==> flow/design.v <==
module fsm (start, clock, op, PcWr, ALUSrcA, ALUSrcB, ALUOp, Output, RegA, RegB, Read3, RegDst, MemtoReg, RegWr, MemR, MemW, EQbar,PcSrc);
    input [3:0] op;
    input clock, start;                                                              
    output reg PcWr, ALUSrcA, Output, RegB, Read3, RegDst, MemtoReg, RegWr, MemR, MemW, EQbar, PcSrc;
    output reg [1:0] ALUOp, RegA;
    output reg [2:0] ALUSrcB;
    wire [15:0] control;                                                             
    wire [21:0] current_state;
    reg [21:0] next_state;
    decoder_4x16 ID (.In(op), .Out(control));
    dff_22 state (.clk(clock), .d(next_state), .q(current_state), .rst(start));
    always @ (*) begin
        next_state[0] = current_state[6] | current_state[14] | current_state[15] | current_state[19] | current_state[20];
        next_state[1] = current_state[0] & (control[4] | control[5] | control[8] | control[11] | control[12] | control[15]);
        next_state[2] = current_state[1] & control[8];
        next_state[3] = current_state[1] & control[12];
        next_state[4] = current_state[1] & control[11];
        next_state[5] = current_state[1] & control[15];
        next_state[6] = current_state[2] | current_state[3] | current_state[4] | current_state[5] | current_state[8] | current_state[9] | current_state[10] | current_state[11] | current_state[12] | current_state[13] | current_state[21];
        next_state[7] = current_state[0] & (control[0] | control[6] | control[7] | control[9] | control[10] | control[13] | control[14]);
        next_state[8] = current_state[7] & control[9];
        next_state[9] = current_state[7] & control[10];
        next_state[10] = current_state[7] & control[13];
        next_state[11] = current_state[7] & control[14];
        next_state[12] = current_state[7] & control[7];
        next_state[13] = current_state[7] & control[6];
        next_state[14] = current_state[1] & (control[4] | control[5]);
        next_state[15] = current_state[0] & control[3];
        next_state[16] = current_state[0] & (control[1] | control[2]);
        next_state[17] = current_state[16];
        next_state[18] = current_state[17] & control[1];
        next_state[19] = current_state[18];
        next_state[20] = current_state[17] & control[2];
        next_state[21] = current_state[7] & control[0];
        PcWr = current_state[0] | current_state[15];
        ALUSrcA = current_state[2] | current_state[3] | current_state[4] | current_state[5] | current_state[8] | current_state[9] | current_state[10] | current_state[11] | current_state[12] | current_state[13] | current_state[14] | current_state[17];
        ALUSrcB[2] =  current_state[15] | current_state[17];
        ALUSrcB[1] = current_state[8] | current_state[9] | current_state[10] | current_state[11] | current_state[12] | current_state[13];
        ALUSrcB[0] = current_state[2] | current_state[3] | current_state[4] | current_state[5] | current_state[9] | current_state[11] | current_state[14] | current_state[15];
        ALUOp[1] = current_state[4] | current_state[5] | current_state[12] | current_state[13];
        ALUOp[0] = current_state[3] | current_state[5] | current_state[10] | current_state[11] | current_state[13] | current_state[14];
        Output = current_state[21];
        RegA[1] = current_state[16];
        RegA[0] = current_state[7];
        RegB = RegA[1];
        Read3 = current_state[1];
        RegDst = current_state[19];
        MemtoReg = RegDst;                                                                    
        RegWr = current_state[6] | current_state[19];        
        MemR = current_state[18];
        MemW = current_state[20];
        EQbar = op[0];
        PcSrc = current_state[14];
    end
endmodule
module dff_22 (clk, d, q, rst);
    input clk, rst;
    input [21:0] d;
    output reg [21:0] q;
    always @ (posedge clk or negedge rst)
        if (!rst)
            q <= 22'b00000_00000_00000_00000_01;
        else
            q <= d;
endmodule
module decoder_4x16(In, Out);
    input [3:0] In;
    output reg [15:0] Out;
    always @ (In) begin 
        case(In)
        4'b0000: Out = 16'b0000_0000_0000_0001;
        4'b0001: Out = 16'b0000_0000_0000_0010;
        4'b0010: Out = 16'b0000_0000_0000_0100;
        4'b0011: Out = 16'b0000_0000_0000_1000;
        4'b0100: Out = 16'b0000_0000_0001_0000;
        4'b0101: Out = 16'b0000_0000_0010_0000;
        4'b0110: Out = 16'b0000_0000_0100_0000;
        4'b0111: Out = 16'b0000_0000_1000_0000;
        4'b1000: Out = 16'b0000_0001_0000_0000;
        4'b1001: Out = 16'b0000_0010_0000_0000;
        4'b1010: Out = 16'b0000_0100_0000_0000;
        4'b1011: Out = 16'b0000_1000_0000_0000;
        4'b1100: Out = 16'b0001_0000_0000_0000;
        4'b1101: Out = 16'b0010_0000_0000_0000;
        4'b1110: Out = 16'b0100_0000_0000_0000;
        4'b1111: Out = 16'b1000_0000_0000_0000;
        endcase
    end
endmodule
[Tool chain data of fsm]
The steps from the RTL of fsm to its reports follow in flow order.
Lines are those of the file above, counted from 1.
Cell names lack the library's common part.
The mark - stands for no value.
Design
  top: fsm
  clock input: clock
  cell library: sky130hd
  timing corner: tt_025C_1v80

[Elaborated design]
Yosys after proc, flatten, opt, wreduce and memory -nomap, before mapping. Enables and synchronous resets that opt folds into registers are not counted as muxes. Memory bits, and registers merged into a memory's read port (data or address), are not among the register bits. Print and check cells are not counted. Equal cells are merged and count once.
Yosys's memory passes give these memory sizes; they may raise the number of words (mostly to a power of two), join words into wider ones and drop unused or constant bits.
Bit counts
  latch bits: 0
  memory bits (writable): 0
  bits in read-only memories: 256
  register bits: 22
  clocked read ports x word width: 0
  memories: 1
  output and inout port bits: 19
Operators by class
  div/mod/pow operators: 0
  reductions and logical operators: 0
  bitwise logic cells: 66
  order comparisons: 0
  $mul: 0
  add/sub/neg operators: 0
  shifts and indexed selects: 0
  eq/ne operators: 0
  muxes and demuxes: 0
Memories
  (name not given): depth 16, width 16, read ports 1, wr ports 0, line 70  | case(In)
Operators with widths (number)
  1-bit bitwise OR: 48
  1-bit AND: 18

[Depth]
Depth = most cells in a row (Yosys ltp): at word level without a register or memory, in the mapped netlist without a sequential cell, where the memories' decode and read muxes count.
Depth
  depth in word-level cells: 11
  ABC_AREA: 0
  gate-level depth with buffers: 4

[Netlist]
Source: synth_stat.txt of the flow (Yosys; design flattened, memories mapped). It holds for the ABC_AREA given above (unset counts as 0); a run with the other value may have another netlist.
Totals and module areas in this step are rounded.
Synthesis totals
  buffers: 8
  sequential part of the area: 552 um2
  cells in the netlist: 82
  flip-flop cells: 22
  cell area after synthesis: 892 um2
Cells by type
  dfrtp_1: number 21, total area 525.504 um2
  and3_1: number 6, total area 37.536 um2
  nand2_1: number 9, total area 33.782 um2
  nor2_1: number 9, total area 33.782 um2
  buf_4: number 4, total area 30.029 um2
  dfstp_2: number 1, total area 26.275 um2
  nor3_1: number 5, total area 25.024 um2
  or4_1: number 3, total area 22.522 um2
  nor2b_1: number 3, total area 18.768 um2
  or2_2: number 3, total area 18.768 um2
  clkbuf_1: number 4, total area 15.014 um2
  or4b_4: number 1, total area 13.763 um2
  nand2b_1: number 2, total area 12.512 um2
  nor4_1: number 2, total area 12.512 um2
  or4_4: number 1, total area 11.261 um2
  nand3_1: number 2, total area 10.01 um2
  nor4b_1: number 1, total area 8.758 um2
  xnor2_1: number 1, total area 8.758 um2
Other cell types: 4; their cells: 4.
By module: a second synthesis without flattening, with its own total; a netlist apart from the flattened one above.
Second synthesis, totals
  cell total of the unflattened synthesis: 84
  area total of the unflattened synthesis: 1030 um2
Each row is one instance without its submodules.
Modules
  dff_22: area 552 um2, instances 1, sequential area 552 um2, cells 22
  fsm: area 256 um2, instances 1, sequential area 0.0 um2, cells 42
  decoder_4x16: area 226 um2, instances 1, sequential area 0.0 um2, cells 20

[Worst setup path after synthesis]
OpenSTA on the mapped netlist: ideal clock, no wires. The path of least setup slack (recovery checks aside). Input and output delay are each 20% of the period. Register names are those of the netlist, which keeps one name where synthesis merged equal registers.
Timing path post-synthesis
  path type: reg2out
  start point: register state.q[3]
  end point: output ALUSrcB[0]
  required time: 1568 ps
  buffers on the path: 0
  period: 1960 ps
  time at the first pin: 0 ps
  arrival time: 1415 ps
  path delay: 1415 ps
  slack: 153 ps
  driving pins on the path: 3
  period reached after synthesis: 1807 ps
"path delay" = arrival - input delay + setup time.
A path that ends at an output port has no setup time.
"driving pins on the path" counts driving pins, that of a launching flip-flop among them; a cell with two outputs on the path counts twice.
"period reached after synthesis" = period - worst setup slack (recovery checks aside). The figure is calculated, with input and output delays left at 20% of the set period.
The rows between start and end are the longest chain of elaborated cells between them; the timing report does not say that the signal goes this way. Where chains are equally long, one stands for them.
Each line given opens the expression or statement behind the cell; cells for indexed reads and writes are added by Yosys, which also makes memories of some case tables.
Between the ends, post-synthesis
  cell sequence: dfrtp_1 or4_4 or4b_4
  length of the longest elaborated chain: 7
  elaborated cells on any way between the ends: 7
  classes of those cells: logic: 7
Ends and longest elaborated chain, post-synthesis
  start, declared: line 59  | output reg [21:0] q;
  start, assigned: line 62  | q <= 22'b00000_00000_00000_00000_01;
  start, assigned: line 64  | q <= d;
  1-bit bitwise OR (7 in a row): line 39  | ALUSrcB[0] = current_state[2] | current_state[3] | current_state[4] | current_state[5] | current_state[9] | cu ...
  end, declared: line 6  | output reg [2:0] ALUSrcB;

[Worst path after layout]
Path of least setup slack in the final report of run 2 (OpenROAD, finished layout, wires in). Where an end is a register, its clock arrival counts in the times.
The path's times are printed in steps of 10 ps; the period is the one set.
Timing path post-layout
  path type: reg2out
  start point: register state.q[2]
  end point: output ALUSrcB[0]
  buffers on the path: 1
  period: 2100 ps
  driving pins on the path: 4
  arrival time: 1840 ps
  required time: 1680 ps
  slack: -160 ps
  time at the first pin: 300 ps
The rows between start and end are the longest chain of elaborated cells between them; the timing report does not say that the signal goes this way. Where chains are equally long, one stands for them.
Between the ends, post-layout
  cell sequence: dfrtp_1 or4_4 or4b_4 buf_6
  length of the longest elaborated chain: 7
  elaborated cells on any way between the ends: 7
  classes of those cells: logic: 7
Ends and longest elaborated chain, post-layout
  start, declared: line 59  | output reg [21:0] q;
  start, assigned: line 62  | q <= 22'b00000_00000_00000_00000_01;
  start, assigned: line 64  | q <= d;
  1-bit bitwise OR (7 in a row): line 39  | ALUSrcB[0] = current_state[2] | current_state[3] | current_state[4] | current_state[5] | current_state[9] | cu ...
  end, declared: line 6  | output reg [2:0] ALUSrcB;

--- measured runs ---
Module fsm, platform sky130hd: 2 stored runs of the flow (Yosys, OpenROAD) with differing settings, in no particular order. Input and output delays are each 20% of the period that was set; the output load is 0.01 pF.
"achieved clock period" = clock period - worst setup slack. The figure is calculated, with input and output delays left at 20% of the set period.
By "worst setup path time" is meant the share of the clock period that the worst setup path is allowed (20% is reserved at inputs, 20% at outputs), minus its slack. Clock arrival times at its registers enter into it.
"power" is the tool's figure for a default switching activity; nothing was simulated.
"worst setup path time" is given in steps of 10 ps.
The measured numbers are rounded.
[run 1] settings: period_ns=1.34, CORE_UTILIZATION=58, PLACE_DENSITY_LB_ADDON=0.16, CORE_ASPECT_RATIO=0.86, CELL_PAD_IN_SITES_GLOBAL_PLACEMENT=1, TNS_END_PERCENT=45, ABC_AREA=0, GPL_ROUTABILITY_DRIVEN=1, CAP_MARGIN=15, SLEW_MARGIN=0, MIN_ROUTING_LAYER=met2, CORE_MARGIN=2
[run 1] result: did not finish, placement stopped with FLW-0024
[run 2] settings: period_ns=2.1, SETUP_SLACK_MARGIN=-0.08, CAP_MARGIN=20, CORE_MARGIN=2, CORE_UTILIZATION=40, SLEW_MARGIN=20
[run 2] result: chip area after synthesis (Yosys) 892 um2, die area 2620 um2, standard-cell area of the final layout 1200 um2, utilization 55.1 %, worst setup slack after layout -164 ps, total negative slack -244 ps, power 0.691 mW, achieved clock period 2264 ps, worst setup path time 1840 ps, worst setup path kind reg2out
--- end ---
